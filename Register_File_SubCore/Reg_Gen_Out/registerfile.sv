==> flow/design.v <==
module RV32I_regfile_jrdl_logic
(
  clk,
  reset,
  d2l_X0_w,
  d2l_X0_we,
  d2l_X0_re,
  d2l_XRA_w,
  d2l_XRA_we,
  d2l_XRA_re,
  d2l_XSP_w,
  d2l_XSP_we,
  d2l_XSP_re,
  h2l_XSP_xsp_w,
  l2d_X0_r,
  l2d_XRA_r,
  l2d_XSP_r,
  l2h_X0_x0_zero_r,
  l2h_XRA_xra_r,
  l2h_XSP_xsp_r );
  input    clk;
  input    reset;
  input     [31:0] d2l_X0_w;
  input    d2l_X0_we;
  input    d2l_X0_re;
  input     [31:0] d2l_XRA_w;
  input    d2l_XRA_we;
  input    d2l_XRA_re;
  input     [31:0] d2l_XSP_w;
  input    d2l_XSP_we;
  input    d2l_XSP_re;
  input     [31:0] h2l_XSP_xsp_w;
  output     [31:0] l2d_X0_r;
  output     [31:0] l2d_XRA_r;
  output     [31:0] l2d_XSP_r;
  output     [31:0] l2h_X0_x0_zero_r;
  output     [31:0] l2h_XRA_xra_r;
  output     [31:0] l2h_XSP_xsp_r;
  logic   [31:0] rg_X0_x0_zero;
  logic   [31:0] l2h_X0_x0_zero_r;
  logic   [31:0] l2d_X0_r;
  logic   [31:0] rg_XRA_xra;
  logic   [31:0] reg_XRA_xra_next;
  logic   [31:0] l2h_XRA_xra_r;
  logic   [31:0] l2d_XRA_r;
  logic   [31:0] rg_XSP_xsp;
  logic   [31:0] reg_XSP_xsp_next;
  logic   [31:0] l2h_XSP_xsp_r;
  logic   [31:0] l2d_XSP_r;
  assign  rg_X0_x0_zero = 32'd0;
  always_comb begin
    reg_XSP_xsp_next = h2l_XSP_xsp_w;
    l2h_XSP_xsp_r = rg_XSP_xsp;
    if (d2l_XSP_we) reg_XSP_xsp_next = d2l_XSP_w;
  end
  always_ff @ (posedge clk) begin
    if (reset) begin
      rg_XSP_xsp <= #1 32'd0;
    end
    else begin
      rg_XSP_xsp <= #1  reg_XSP_xsp_next;
    end
  end
  always_comb begin
    l2d_XSP_r = rg_XSP_xsp;
  end
  always_comb begin
    reg_XRA_xra_next = rg_XRA_xra;
    l2h_XRA_xra_r = rg_XRA_xra;
    if (d2l_XRA_we) reg_XRA_xra_next = d2l_XRA_w;
  end
  always_ff @ (posedge clk) begin
    if (reset) begin
      rg_XRA_xra <= #1 32'd0;
    end
    else begin
      rg_XRA_xra <= #1  reg_XRA_xra_next;
    end
  end
  always_comb begin
    l2h_X0_x0_zero_r = rg_X0_x0_zero;
  end
  always_comb begin
    l2d_X0_r = rg_X0_x0_zero;
  end
  always_comb begin
    l2d_XRA_r = rg_XRA_xra;
  end
endmodule
module RV32I_regfile_jrdl_decode
(
  clk,
  reset,
  leaf_dec_wr_data,
  leaf_dec_addr,
  leaf_dec_block_sel,
  leaf_dec_valid,
  leaf_dec_wr_dvld,
  leaf_dec_cycle,
  leaf_dec_wr_width,
  l2d_X0_r,
  l2d_XRA_r,
  l2d_XSP_r,
  dec_leaf_rd_data,
  dec_leaf_ack,
  dec_leaf_nack,
  dec_leaf_accept,
  dec_leaf_reject,
  dec_leaf_retry_atomic,
  dec_leaf_data_width,
  d2l_X0_w,
  d2l_X0_we,
  d2l_X0_re,
  d2l_XRA_w,
  d2l_XRA_we,
  d2l_XRA_re,
  d2l_XSP_w,
  d2l_XSP_we,
  d2l_XSP_re );
  input    clk;
  input    reset;
  input     [31:0] leaf_dec_wr_data;
  input     [39:0] leaf_dec_addr;
  input    leaf_dec_block_sel;
  input    leaf_dec_valid;
  input    leaf_dec_wr_dvld;
  input     [1:0] leaf_dec_cycle;
  input     [2:0] leaf_dec_wr_width;
  input     [31:0] l2d_X0_r;
  input     [31:0] l2d_XRA_r;
  input     [31:0] l2d_XSP_r;
  output     [31:0] dec_leaf_rd_data;
  output    dec_leaf_ack;
  output    dec_leaf_nack;
  output    dec_leaf_accept;
  output    dec_leaf_reject;
  output    dec_leaf_retry_atomic;
  output     [2:0] dec_leaf_data_width;
  output     [31:0] d2l_X0_w;
  output    d2l_X0_we;
  output    d2l_X0_re;
  output     [31:0] d2l_XRA_w;
  output    d2l_XRA_we;
  output    d2l_XRA_re;
  output     [31:0] d2l_XSP_w;
  output    d2l_XSP_we;
  output    d2l_XSP_re;
  logic   [31:0] pio_dec_write_data;
  logic   [3:2] pio_dec_address;
  logic  pio_dec_read;
  logic  pio_dec_write;
  logic   [39:0] block_sel_addr;
  logic  block_sel;
  logic  leaf_dec_valid_active;
  logic  leaf_dec_wr_dvld_active;
  logic   [31:0] d2l_X0_w;
  logic  d2l_X0_we;
  logic  d2l_X0_re;
  logic   [31:0] d2l_XRA_w;
  logic  d2l_XRA_we;
  logic  d2l_XRA_re;
  logic   [31:0] d2l_XSP_w;
  logic  d2l_XSP_we;
  logic  d2l_XSP_re;
  logic  leaf_dec_valid_hld1;
  logic  leaf_dec_valid_hld1_next;
  logic  leaf_dec_wr_dvld_hld1;
  logic  leaf_dec_wr_dvld_hld1_next;
  logic  pio_write_active;
  logic  pio_read_active;
  logic   [3:2] pio_dec_address_d1;
  logic   [31:0] pio_dec_write_data_d1;
  logic   [31:0] dec_pio_read_data;
  logic   [31:0] dec_pio_read_data_d1;
  logic  dec_pio_ack;
  logic  dec_pio_nack;
  logic  dec_pio_ack_next;
  logic  dec_pio_nack_next;
  logic  pio_internal_ack;
  logic  pio_internal_nack;
  logic  pio_external_ack;
  logic  pio_external_nack;
  logic  pio_external_ack_next;
  logic  pio_external_nack_next;
  logic  pio_no_acks;
  logic  pio_activate_write;
  logic  pio_activate_read;
  logic   [31:0] dec_pio_read_data_next;
  logic  external_transaction_active;
  assign  pio_dec_write_data = leaf_dec_wr_data;
  assign  dec_leaf_rd_data = dec_pio_read_data;
  assign  dec_leaf_ack = dec_pio_ack;
  assign  dec_leaf_nack = dec_pio_nack;
  assign  pio_dec_address = leaf_dec_addr [3:2] ;
  assign  block_sel_addr = 40'h0;
  assign  block_sel = leaf_dec_block_sel;
  assign  leaf_dec_wr_dvld_active = leaf_dec_wr_dvld | leaf_dec_wr_dvld_hld1;
  assign  leaf_dec_valid_active = leaf_dec_valid | leaf_dec_valid_hld1;
  assign  dec_leaf_accept = leaf_dec_valid & block_sel;
  assign  dec_leaf_reject = leaf_dec_valid & ~block_sel;
  assign  pio_dec_read = block_sel & leaf_dec_valid_active & (leaf_dec_cycle == 2'b10);
  assign  pio_dec_write = block_sel & leaf_dec_wr_dvld_active & (leaf_dec_cycle[1] == 1'b0);
  assign  dec_leaf_retry_atomic = 1'b0;
  assign  dec_leaf_data_width = 3'b0;
  always_comb begin
    dec_pio_read_data = dec_pio_read_data_d1;
  end
  always_ff @ (posedge clk) begin
    if (reset) begin
      dec_pio_read_data_d1 <= #1  32'b0;
    end
    else begin
      dec_pio_read_data_d1 <= #1 dec_pio_read_data_next;
    end
  end
  always_ff @ (posedge clk) begin
    if (reset) begin
      pio_write_active <= #1  1'b0;
      pio_read_active <= #1  1'b0;
    end
    else begin
      pio_write_active <= #1  pio_write_active ? pio_no_acks : pio_activate_write;
      pio_read_active <= #1  pio_read_active ? pio_no_acks : pio_activate_read;
    end
    pio_dec_address_d1 <= #1   pio_dec_address;
    pio_dec_write_data_d1 <= #1  pio_dec_write_data;
  end
  always_comb begin
    leaf_dec_valid_hld1_next = leaf_dec_valid | leaf_dec_valid_hld1;
    if (dec_pio_ack_next | dec_pio_nack_next) leaf_dec_valid_hld1_next = 1'b0;
    leaf_dec_wr_dvld_hld1_next = leaf_dec_wr_dvld | leaf_dec_wr_dvld_hld1;
    if (dec_pio_ack_next | dec_pio_nack_next | leaf_dec_valid) leaf_dec_wr_dvld_hld1_next = 1'b0;
  end
  always_ff @ (posedge clk) begin
    if (reset) begin
      leaf_dec_valid_hld1 <= #1  1'b0;
      leaf_dec_wr_dvld_hld1 <= #1  1'b0;
    end
    else begin
      leaf_dec_valid_hld1 <= #1 leaf_dec_valid_hld1_next;
      leaf_dec_wr_dvld_hld1 <= #1 leaf_dec_wr_dvld_hld1_next;
    end
  end
  always_comb begin
    pio_internal_nack = (pio_read_active | pio_write_active) & ~pio_internal_ack & ~external_transaction_active;
    dec_pio_ack_next = (pio_internal_ack | (pio_external_ack_next & external_transaction_active));
    dec_pio_nack_next = (pio_internal_nack | (pio_external_nack_next & external_transaction_active));
    pio_no_acks = ~(dec_pio_ack | dec_pio_nack | pio_external_ack | pio_external_nack);
    pio_activate_write = (pio_dec_write & ~(dec_pio_ack | dec_pio_nack));
    pio_activate_read = (pio_dec_read & ~(dec_pio_ack | dec_pio_nack));
  end
  always_ff @ (posedge clk) begin
    if (reset) begin
      dec_pio_ack <= #1 1'b0;
      dec_pio_nack <= #1 1'b0;
      pio_external_ack <= #1  1'b0;
      pio_external_nack <= #1  1'b0;
    end
    else begin
      dec_pio_ack <= #1 dec_pio_ack ? 1'b0 : dec_pio_ack_next;
      dec_pio_nack <= #1 dec_pio_nack ? 1'b0 : dec_pio_nack_next;
      pio_external_ack <= #1 pio_external_ack_next;
      pio_external_nack <= #1 pio_external_nack_next;
    end
  end
  always_comb begin
    pio_internal_ack = 1'b0;
    external_transaction_active = 1'b0;
    pio_external_ack_next = 1'b0;
    pio_external_nack_next = 1'b0;
    dec_pio_read_data_next = 32'b0;
    d2l_X0_w = pio_dec_write_data_d1  [31:0] ;
    d2l_X0_we = 1'b0;
    d2l_X0_re = 1'b0;
    d2l_XRA_w = pio_dec_write_data_d1  [31:0] ;
    d2l_XRA_we = 1'b0;
    d2l_XRA_re = 1'b0;
    d2l_XSP_w = pio_dec_write_data_d1  [31:0] ;
    d2l_XSP_we = 1'b0;
    d2l_XSP_re = 1'b0;
    casez(pio_dec_address_d1)
    2'b00:
      begin
        d2l_X0_we = pio_write_active & ~dec_pio_ack;
        d2l_X0_re = pio_read_active & ~dec_pio_ack;
        pio_internal_ack =  pio_read_active;
        dec_pio_read_data_next  [31:0]  = l2d_X0_r;
      end
    2'b01:
      begin
        d2l_XRA_we = pio_write_active & ~dec_pio_ack;
        d2l_XRA_re = pio_read_active & ~dec_pio_ack;
        pio_internal_ack =  pio_read_active | pio_write_active;
        dec_pio_read_data_next  [31:0]  = l2d_XRA_r;
      end
    2'b10:
      begin
        d2l_XSP_we = pio_write_active & ~dec_pio_ack;
        d2l_XSP_re = pio_read_active & ~dec_pio_ack;
        pio_internal_ack =  pio_read_active | pio_write_active;
        dec_pio_read_data_next  [31:0]  = l2d_XSP_r;
      end
    endcase
  end
endmodule
module RV32I_regfile_pio
(
  clk,
  reset,
  h2l_XSP_xsp_w,
  leaf_dec_wr_data,
  leaf_dec_addr,
  leaf_dec_block_sel,
  leaf_dec_valid,
  leaf_dec_wr_dvld,
  leaf_dec_cycle,
  leaf_dec_wr_width,
  l2h_X0_x0_zero_r,
  l2h_XRA_xra_r,
  l2h_XSP_xsp_r,
  dec_leaf_rd_data,
  dec_leaf_ack,
  dec_leaf_nack,
  dec_leaf_accept,
  dec_leaf_reject,
  dec_leaf_retry_atomic,
  dec_leaf_data_width );
  input    clk;
  input    reset;
  input     [31:0] h2l_XSP_xsp_w;
  input     [31:0] leaf_dec_wr_data;
  input     [39:0] leaf_dec_addr;
  input    leaf_dec_block_sel;
  input    leaf_dec_valid;
  input    leaf_dec_wr_dvld;
  input     [1:0] leaf_dec_cycle;
  input     [2:0] leaf_dec_wr_width;
  output     [31:0] l2h_X0_x0_zero_r;
  output     [31:0] l2h_XRA_xra_r;
  output     [31:0] l2h_XSP_xsp_r;
  output     [31:0] dec_leaf_rd_data;
  output    dec_leaf_ack;
  output    dec_leaf_nack;
  output    dec_leaf_accept;
  output    dec_leaf_reject;
  output    dec_leaf_retry_atomic;
  output     [2:0] dec_leaf_data_width;
  logic   [31:0] d2l_X0_w;
  logic  d2l_X0_we;
  logic  d2l_X0_re;
  logic   [31:0] d2l_XRA_w;
  logic  d2l_XRA_we;
  logic  d2l_XRA_re;
  logic   [31:0] d2l_XSP_w;
  logic  d2l_XSP_we;
  logic  d2l_XSP_re;
  logic   [31:0] l2d_X0_r;
  logic   [31:0] l2d_XRA_r;
  logic   [31:0] l2d_XSP_r;
  RV32I_regfile_jrdl_decode pio_decode ( .* );
  RV32I_regfile_jrdl_logic pio_logic ( .* );
endmodule
# ---- Tool chain data of RV32I_regfile_pio
# Tool output for the design above, in the order of the flow.
# Line numbers count from 1 in the design file above.
# Operators carry their Yosys type and port widths (W data, S select, Z words).
# Cell names lack the library's common part.
# Not given: --
dict set report design {
  top_module {RV32I_regfile_pio}
  clock {clk}
  cell_library {sky130hd}
  corner {tt_025C_1v80}
}

# ---- Word-level counts
# Yosys after proc, flatten, opt, wreduce and memory -nomap, before mapping. Enables and synchronous resets that opt folds into registers are not counted as muxes. Memory bits, and registers merged into a memory's read port (data or address), are not among the register bits. Print and check cells are not counted. Equal cells are merged and count once.
dict set report word_totals {
  ff_bits 136
  input_bits 114
  output_inout_bits 136
  word_cells 48
}
dict set report classes {
  n_eq 3
  muxes 7
  n_logic 21
  reduce_logical 6
}
# cell n
set op_table {}
lappend op_table {{$pmux W32 S2} 1}
lappend op_table {{$mux W32} 1}
lappend op_table {{$and A1 B1 Y1} 10}
lappend op_table {{$reduce_or A2 Y1} 5}
lappend op_table {{$or A1 B1 Y1} 6}
lappend op_table {{$not A1 Y1} 5}
lappend op_table {{$eq A2 B2 Y1 const B} 2}
lappend op_table {{$mux W1} 4}
lappend op_table {{$eq A2 B1 Y1 const B} 1}
lappend op_table {{$logic_not A2 Y1} 1}
lappend op_table {{$pmux W1 S2} 1}

# ---- Logic depth
# Longest topological path by Yosys (ltp), each cell counted once; first at word level (registers and memories cut), then after technology mapping (sequential cells cut; the memories' decode and read muxes count).
dict set report logic_depth {
  ltp_word 8
  abc_area 0
  depth_mapped 8
  mapped_depth_nobuf 5
}

# ---- Mapped cells and area
# The flow's flattened synthesis, as Yosys stat reports it; memories are mapped. The netlist is that of the ABC_AREA named above (0 if unset); the other value can give another one.
# The area totals of this step are shown rounded.
# type n area_total_um2
set by_type {}
lappend by_type {dfxtp_1 136 2.72E+03}
lappend by_type {nand2_1 108 405.389}
lappend by_type {a21oi_2 44 385.37}
lappend by_type {buf_4 37 277.766}
lappend by_type {a22oi_1 32 240.23}
lappend by_type {nor2_1 36 135.13}
lappend by_type {nand2_2 21 131.376}
lappend by_type {a21oi_1 21 105.101}
lappend by_type {buf_2 16 80.077}
lappend by_type {ha_1 4 50.048}
lappend by_type {buf_6 4 45.043}
lappend by_type {buf_12 2 40.038}
lappend by_type {clkbuf_1 9 33.782}
lappend by_type {and3b_1 2 17.517}
lappend by_type {nor4b_1 2 17.517}
lappend by_type {buf_8 1 15.014}
lappend by_type {nand3b_1 2 15.014}
lappend by_type {o21a_1 2 15.014}
# Other cell types: 8; their cells: 11.
dict set report synth_totals {
  cells 490
  yosys_area_um2 4800
  sequential_area_um2 2700
  ffs 136
  buffers 69
}
# The figures by module come from a second, unflattened synthesis with its own total; it is not the netlist above.
dict set report hier_totals {
  hier_cells 589
  hier_area_um2 6100
}
# Rows give one instance, submodules left out.
# module instances n_cells mod_area_um2 mod_seq_area_um2
set modules {}
lappend modules {RV32I_regfile_jrdl_logic 1 336 3300 1300}
lappend modules {RV32I_regfile_jrdl_decode 1 253 2800 1400}
lappend modules {RV32I_regfile_pio 1 0 0.0 0.0}

# ---- Timing after synthesis
# Source: OpenSTA report_checks on the synthesized netlist (no wires, ideal clock, input and output delay 20% of the period each), path of least setup slack; recovery checks are left aside. Register names are those of the netlist, which keeps one name where synthesis merged equal registers.
dict set report synth_path {
  kind {register to register}
  startpoint {register pio_decode.pio_dec_address_d1[2]}
  endpoint {register pio_logic.rg_XSP_xsp[10]}
  clock_period_ns 1.43
  setup_time_ns 0.143
  t_first_pin_ns 0.000
  arrival_ns 1.250
  required_ns 1.287
  setup_slack_ns 0.036
  delay_ns 1.393
  path_stages 9
  path_buffers 3
  period_less_setup_slack_ns 1.394
}
# "delay_ns" = arrival - input delay + setup time.
# "path_stages" counts driving pins, that of a launching flip-flop among them; a cell with two outputs on the path counts twice.
# "period_less_setup_slack_ns" is the clock period less the worst setup slack; recovery checks do not enter. This is arithmetic on one report: input and output delays are still those of the set period (20% each).
# The rows between start and end are the longest chain of elaborated cells between them; the timing report does not say that the signal goes this way. Where chains are equally long, one stands for them.
# Each line given opens the expression or statement behind the cell; cells for indexed reads and writes are added by Yosys, which also makes memories of some case tables.
dict set report synth_between {
  cell_sequence {dfxtp_1 -> inv_1 -> ha_1 -> buf_2 -> and3b_1 -> buf_6 -> buf_12 -> nand2_2 -> a21oi_2}
  elab_chain_cells 3
  cells_between 3
  lines_between 2
  classes_between {eq/ne (1); mux (2)}
}
# item line
set synth_rtl {}
lappend synth_rtl {{from (decl)} 171} ;# logic   [3:2] pio_dec_address_d1;
lappend synth_rtl {{from (assign)} 225} ;# pio_dec_address_d1 <= #1   pio_dec_address;
lappend synth_rtl {{$eq A2 B2 Y1} 281} ;# casez(pio_dec_address_d1)
lappend synth_rtl {{$mux W1} 281}
lappend synth_rtl {{$mux W32} 54} ;# if (d2l_XSP_we) reg_XSP_xsp_next = d2l_XSP_w;
lappend synth_rtl {{to (assign)} 58} ;# rg_XSP_xsp <= #1 32'd0;
lappend synth_rtl {{to (assign)} 61} ;# rg_XSP_xsp <= #1  reg_XSP_xsp_next;
lappend synth_rtl {{to (decl)} 46} ;# logic   [31:0] rg_XSP_xsp;

# ---- Timing after layout
# Path of least setup slack in the final report of run 1 (OpenROAD, finished layout, wires in). Where an end is a register, its clock arrival counts in the times.
dict set report layout_path {
  kind {register to register}
  startpoint {register pio_decode.pio_dec_address_d1[2]}
  endpoint {register pio_logic.rg_XSP_xsp[7]}
  clock_period_ns 1.33
  setup_time_ns 0.07
  t_first_pin_ns 0.41
  arrival_ns 1.68
  required_ns 1.66
  setup_slack_ns -0.02
  path_stages 7
  path_buffers 1
}
# The rows between start and end are the longest chain of elaborated cells between them; the timing report does not say that the signal goes this way. Where chains are equally long, one stands for them.
dict set report layout_between {
  cell_sequence {dfxtp_4 -> inv_4 -> ha_4 -> and3b_4 -> buf_12 -> nand2_4 -> a21oi_2}
  elab_chain_cells 3
  cells_between 3
  lines_between 2
  classes_between {eq/ne (1); mux (2)}
}
# item line
set layout_rtl {}
lappend layout_rtl {{from (decl)} 171} ;# logic   [3:2] pio_dec_address_d1;
lappend layout_rtl {{from (assign)} 225} ;# pio_dec_address_d1 <= #1   pio_dec_address;
lappend layout_rtl {{$eq A2 B2 Y1} 281} ;# casez(pio_dec_address_d1)
lappend layout_rtl {{$mux W1} 281}
lappend layout_rtl {{$mux W32} 54} ;# if (d2l_XSP_we) reg_XSP_xsp_next = d2l_XSP_w;
lappend layout_rtl {{to (assign)} 58} ;# rg_XSP_xsp <= #1 32'd0;
lappend layout_rtl {{to (assign)} 61} ;# rg_XSP_xsp <= #1  reg_XSP_xsp_next;
lappend layout_rtl {{to (decl)} 46} ;# logic   [31:0] rg_XSP_xsp;

# Stored flow runs of RV32I_regfile_pio (2 of them; Yosys, OpenROAD, sky130hd). They differ in their settings and are not a sequence. Constraints: input delay and output delay 20% of the set period each, output load 0.01 pF.
# "period_less_ws_ns" = clock period - worst setup slack. The figure is calculated, with input and output delays left at 20% of the set period.
# "worst_path_allowed_less_slack_ns" means the part of the period allowed to the worst setup path (the constraints hold back 20% at inputs and 20% at outputs) less its slack; where the path has registers, the arrival times of their clocks count too.
# "design_power_uw" rests on the timing tool's default activity at the inputs, not on a simulated workload.
# The measured numbers are rounded.
run="run 1" settings period_ns=1.33 CORE_UTILIZATION=41 SETUP_SLACK_MARGIN=0.28 PLACE_DENSITY_LB_ADDON=0.2 HOLD_SLACK_MARGIN=0.06 CORE_ASPECT_RATIO=1.07 TNS_END_PERCENT=95 SLEW_MARGIN=15 MIN_ROUTING_LAYER="met1" MAX_ROUTING_LAYER="met5" CAP_MARGIN=20 CORE_MARGIN=2
run="run 1" results final_cell_area_um2=8300 period_less_ws_ns=1.349 die_area_um2=13000 worst_setup_slack_ns=-0.019 worst_path_allowed_less_slack_ns=1.35 critical_path_type="register to register" yosys_chip_area_um2=4800 design_power_uw=10000
run="run 2" settings period_ns=1.03 CORE_UTILIZATION=19 PLACE_DENSITY=0.67 CELL_PAD_IN_SITES_GLOBAL_PLACEMENT=2 CELL_PAD_IN_SITES_DETAIL_PLACEMENT=0 GPL_ROUTABILITY_DRIVEN=0 CTS_CLUSTER_DIAMETER=242 CAP_MARGIN=20 CORE_MARGIN=2 SLEW_MARGIN=20
run="run 2" results final_cell_area_um2=9200 period_less_ws_ns=1.329 die_area_um2=27000 worst_setup_slack_ns=-0.30 worst_path_allowed_less_slack_ns=1.33 critical_path_type="register to register" yosys_chip_area_um2=4800 design_power_uw=13000
